==> flow/design.v <==
`timescale 1ns / 1ps
package definitions;
    parameter version = "1.0";
    typedef struct packed {
        byte field0;
        byte field1;
        byte field2;
        byte field3;
     } packet_t;        
endpackage
module tinyalu (input [7:0] A,
		input [7:0] B,
		input [2:0] op,
		input clk,
		input reset_n,
		input start,
		output done,
		output [15:0] result);
   wire [15:0] 		      result_aax, result_mult;
   wire 		      start_single, start_mult;
   assign start_single = start & ~op[2];
   assign start_mult   = start & op[2];
   single_cycle and_add_xor (.A, .B, .op, .clk, .reset_n, .start(start_single),
			     .done(done_aax), .result(result_aax));
   three_cycle mult (.A, .B, .op, .clk, .reset_n, .start(start_mult),
		    .done(done_mult), .result(result_mult));
   assign done = (op[2]) ? done_mult : done_aax;
   assign result = (op[2]) ? result_mult :  result_aax;
endmodule  
module single_cycle(input [7:0] A,
		   input [7:0] B,
		   input [2:0] op,
		   input clk,
		   input reset_n,
		   input start,
		   output logic done,
		   output logic [15:0] result);
  always @(posedge clk)
    if (!reset_n)
      result <= 0;
    else
      case(op)
		3'b001 : result <= A + B + 1'b1;
		3'b010 : result <= A & B;
		3'b011 : result <= A ^ B;
      endcase  
   always @(posedge clk)
     if (!reset_n)
       done <= 0;
     else
       done =  ((start == 1'b1) && (op != 3'b000));
endmodule : single_cycle
module three_cycle(input [7:0] A,
		   input [7:0] B,
		   input [2:0] op,
		   input clk,
		   input reset_n,
		   input start,
		   output logic done,
		   output logic [15:0] result);
   logic [7:0] 			       a_int, b_int;
   logic [15:0] 		       mult1, mult2;
   logic 			       done1, done2, done3;
   always @(posedge clk)
     if (!reset_n) begin
	done  <= 0;
	done3 <= 0;
	done2 <= 0;
	done1 <= 0;
	a_int <= 0;
	b_int <= 0;
	mult1 <= 0;
	mult2 <= 0;
	result<= 0;
     end else begin  
	a_int  <= A;
	b_int  <= B;
	mult1  <= a_int * b_int;
	mult2  <= mult1;
	result <= mult2;
	done3  <= start & !done;
	done2  <= done3 & !done;
	done1  <= done2 & !done;
	done   <= done1 & !done;
     end  
endmodule : three_cycle
* From RTL to reports: tinyalu
The steps from the RTL of tinyalu to its reports follow in flow order.
Line numbers count from 1 in the design file above.
Cell names lack the library's common part.
A cell with -- has no value.
- Top :: tinyalu
- Clock port :: clk
- Library :: sky130hd
- Corner :: tt_025C_1v80

* Word-level counts
Counts by Yosys on the flattened word-level netlist (proc, flatten, opt, wreduce; memories kept). Register bits leave out memories and registers merged into their read ports (data or address). Print and check cells are left out. Cells with the same type and inputs are merged into one.
- Output and inout bits :: 17
- Input bits :: 22
- Bits in registers :: 85
- Cells after elaboration :: 33
- Add/sub/neg operators :: 2
- Reduce/logical cells :: 4
- Mux-type cells :: 3
- $mul :: 1
- Equal/unequal tests :: 3
- Bitwise operators :: 9
** Operator list (number)
- 8-bit by 8-bit multiplier with 16-bit output :: 1
- 16-bit parallel mux with 3-bit select :: 1
- 16-bit by 1-bit adder with 16-bit output with constant B :: 1
- 16-bit 2-to-1 mux :: 1
- 8-bit by 8-bit adder with 9-bit output :: 1
- 8-bit AND :: 1
- 8-bit bitwise XOR :: 1
- 1-bit AND :: 6
- 3-bit by 2-bit == test with 1-bit output with constant B :: 2
- 3-bit nonzero test :: 2
- 3-bit by 1-bit == test with 1-bit output with constant B :: 1
- 1-bit logical AND :: 1
- 1-bit NOT :: 1
- 1-bit zero test :: 1
- 1-bit 2-to-1 mux :: 1

* Logic depth
Longest topological path by Yosys (ltp), each cell counted once; first at word level (registers and memories cut), then after technology mapping (sequential cells cut; the memories' decode and read muxes count).
- Depth after elaboration :: 3
- ABC_AREA :: 0
- Mapped depth :: 16

* Mapped cells and area
Source: synth_stat.txt of the flow (Yosys; design flattened, memories mapped). It holds for the ABC_AREA given above (unset counts as 0); a run with the other value may have another netlist.
Totals and module areas in this step are rounded.
- Area of sequential cells :: 1580 sq um
- Buffers :: 14
- Flip-flop cells :: 79
- Mapped cells :: 557
- Cell area after synthesis :: 5190 sq um
** Cell types
- dfxtp_1 :: number 79, area in all 1.58E+03 sq um
- fa_1 :: number 37, area in all 740.71 sq um
- and2_1 :: number 112, area in all 700.672 sq um
- ha_1 :: number 45, area in all 563.04 sq um
- inv_1 :: number 64, area in all 240.23 sq um
- mux2_2 :: number 12, area in all 135.13 sq um
- nand2_1 :: number 36, area in all 135.13 sq um
- o21ai_0 :: number 20, area in all 100.096 sq um
- a21oi_1 :: number 17, area in all 85.082 sq um
- mux2i_1 :: number 8, area in all 80.077 sq um
- nor2_1 :: number 17, area in all 63.811 sq um
- xnor2_1 :: number 7, area in all 61.309 sq um
- clkbuf_1 :: number 13, area in all 48.797 sq um
- a21o_1 :: number 6, area in all 45.043 sq um
- nand2b_1 :: number 6, area in all 37.536 sq um
- nand3_1 :: number 7, area in all 35.034 sq um
- xor2_1 :: number 4, area in all 35.034 sq um
- a211o_1 :: number 3, area in all 26.275 sq um
Not listed: further types 36, cells in them 64.
The figures by module come from a second, unflattened synthesis with its own total; it is not the netlist above.
- Cell total of the unflattened synthesis :: 519
- Area total of the unflattened synthesis :: 5120 sq um
Rows give one instance, submodules left out.
** By module
- three_cycle :: instances 1, area 3880 sq um, seq. area 1360 sq um, cells 379
- single_cycle :: instances 1, area 970 sq um, seq. area 200 sq um, cells 119
- tinyalu :: instances 1, area 269 sq um, seq. area 0.0 sq um, cells 21

* Worst setup path after synthesis
Path of least setup slack by OpenSTA after synthesis, without wires, with an ideal clock, recovery checks aside; 20% of the period is set as input and as output delay. Where synthesis merged equal registers, the netlist keeps one of their names.
- Path kind :: flip-flop to flip-flop
- Start point :: register mult.b_int[7]
- End point :: register mult.mult1[14]
- Path delay :: 4.204 ns
- Path buffers :: 0
- Slack :: 1.306 ns
- Data arrival time :: 4.132 ns
- Time at the first pin :: 0.000 ns
- Clock period :: 5.51 ns
- Stages on the path :: 15
- Synthesis period reached :: 4.204 ns
"path delay" is the arrival time less input delay plus setup time.
"stages on the path": output pins that drive a net of the path, with the launching flip-flop's if there is one; two outputs of one cell count as two.
"synthesis period reached" is the clock period less the worst setup slack; recovery checks do not enter. This is arithmetic on one report: input and output delays are still those of the set period (20% each).
Between the ends stands the longest chain of elaborated cells between them, by number of cells; it is not shown to be the way that was timed. Of several equally long chains one is given.
A line is the first line of the expression or statement that the cell stems from. Yosys adds cells for indexed reads and writes and turns some case tables into memories.
- Cell sequence :: dfxtp_1 > nand2_1 > fa_1 > fa_1 > inv_1 > fa_1 > inv_1 > fa_1 > inv_1 > ha_1 > or4_1 > o21ai_1 > nor2b_1 > a221oi_1 > mux2i_1
- Cells in the longest elaborated chain :: 1
- Elaborated cells between the ends (all ways) :: 1
** RTL lines, path post-synthesis
- start, declared :: RTL line 61 : logic [7:0] a_int, b_int;
- start, assigned :: RTL line 71 : b_int <= 0;
- start, assigned :: RTL line 77 : b_int <= B;
- 8-bit by 8-bit multiplier with 16-bit output :: RTL line 78 : mult1 <= a_int * b_int;
- end, assigned :: RTL line 72 : mult1 <= 0;
- end, assigned :: RTL line 78
- end, declared :: RTL line 62 : logic [15:0] mult1, mult2;

* Path in the finished layout
From the final timing report of run 1: the path of least setup slack in the routed layout; clock arrival at registers is part of the times.
- Path kind :: input port to output port
- Start point :: input port op[2]
- End point :: output port result[2]
- Data arrival time :: 3.69 ns
- External input delay :: 1.65 ns
- Clock period :: 8.23 ns
- Stages on the path :: 4
- Slack :: 2.90 ns
- Output delay :: 1.65 ns
- Time at the first pin :: 1.65 ns
- Path buffers :: 3
Between the ends stands the longest chain of elaborated cells between them, by number of cells; it is not shown to be the way that was timed. Of several equally long chains one is given.
- Cell sequence :: clkdlybuf4s50_1 > buf_1 > mux2_2 > clkdlybuf4s50_1
- Cells in the longest elaborated chain :: 1
- Elaborated cells between the ends (all ways) :: 1
** RTL lines, path after layout
- start, declared :: RTL line 13 : input [2:0] op,
- 16-bit 2-to-1 mux :: RTL line 28 : assign result = (op[2]) ? result_mult :  result_aax;
- end, declared :: RTL line 18 : output [15:0] result);

Data sheet: physical implementation of tinyalu

Settings and measured results of 2 stored flow runs for module tinyalu (sky130hd), not sorted in any way. The constraints put input and output delay at 20% of the set period each and load the outputs with 0.01 pF.
"clock period reached" means the clock period less the worst setup slack. The figure is calculated, with input and output delays left at 20% of the set period.
"critical path time" means the part of the period allowed to the worst setup path (the constraints hold back 20% at inputs and 20% at outputs) less its slack; where the path has registers, the arrival times of their clocks count too.
"power consumption" rests on the timing tool's default activity at the inputs, not on a simulated workload.
Results are given in rounded form.

** Run 1
- Settings :: period_ns=8.23; CORE_UTILIZATION=29; SETUP_SLACK_MARGIN=-0.75; PLACE_DENSITY_LB_ADDON=0.28; CORE_ASPECT_RATIO=0.6; CORE_MARGIN=7; TNS_END_PERCENT=55; ABC_AREA=0; GPL_TIMING_DRIVEN=0; GPL_ROUTABILITY_DRIVEN=0; CTS_CLUSTER_DIAMETER=340; CAP_MARGIN=25; SLEW_MARGIN=5; MIN_ROUTING_LAYER=met2
- Power consumption :: 1040 uW
- Utilization in the final report :: 0.357
- Standard-cell area after layout :: 6180 sq um
- Netlist area reported by Yosys :: 5190 sq um
- Setup slack of the worst path :: 2.90 ns
- Critical path time :: 2.04 ns
- Worst setup path kind :: input port to output port
- Clock period reached :: 5.333 ns
- Die size :: 22000 sq um
- Worst-case hold slack :: 0.427 ns
- Total negative slack on setup checks :: 0.000 ns

** Run 2
- Settings :: period_ns=5.09; CORE_UTILIZATION=36; SETUP_SLACK_MARGIN=0.12; CORE_ASPECT_RATIO=0.99; CELL_PAD_IN_SITES_GLOBAL_PLACEMENT=1; CTS_CLUSTER_SIZE=44; MIN_ROUTING_LAYER=met1; CAP_MARGIN=20; CORE_MARGIN=2; SLEW_MARGIN=20
- Power consumption :: 1650 uW
- Utilization in the final report :: 0.432
- Standard-cell area after layout :: 6060 sq um
- Netlist area reported by Yosys :: 5190 sq um
- Setup slack of the worst path :: 0.613 ns
- Critical path time :: 4.48 ns
- Worst setup path kind :: flip-flop to flip-flop
- Clock period reached :: 4.477 ns
- Die size :: 15400 sq um
- Worst-case hold slack :: 0.428 ns
- Total negative slack on setup checks :: 0.000 ns
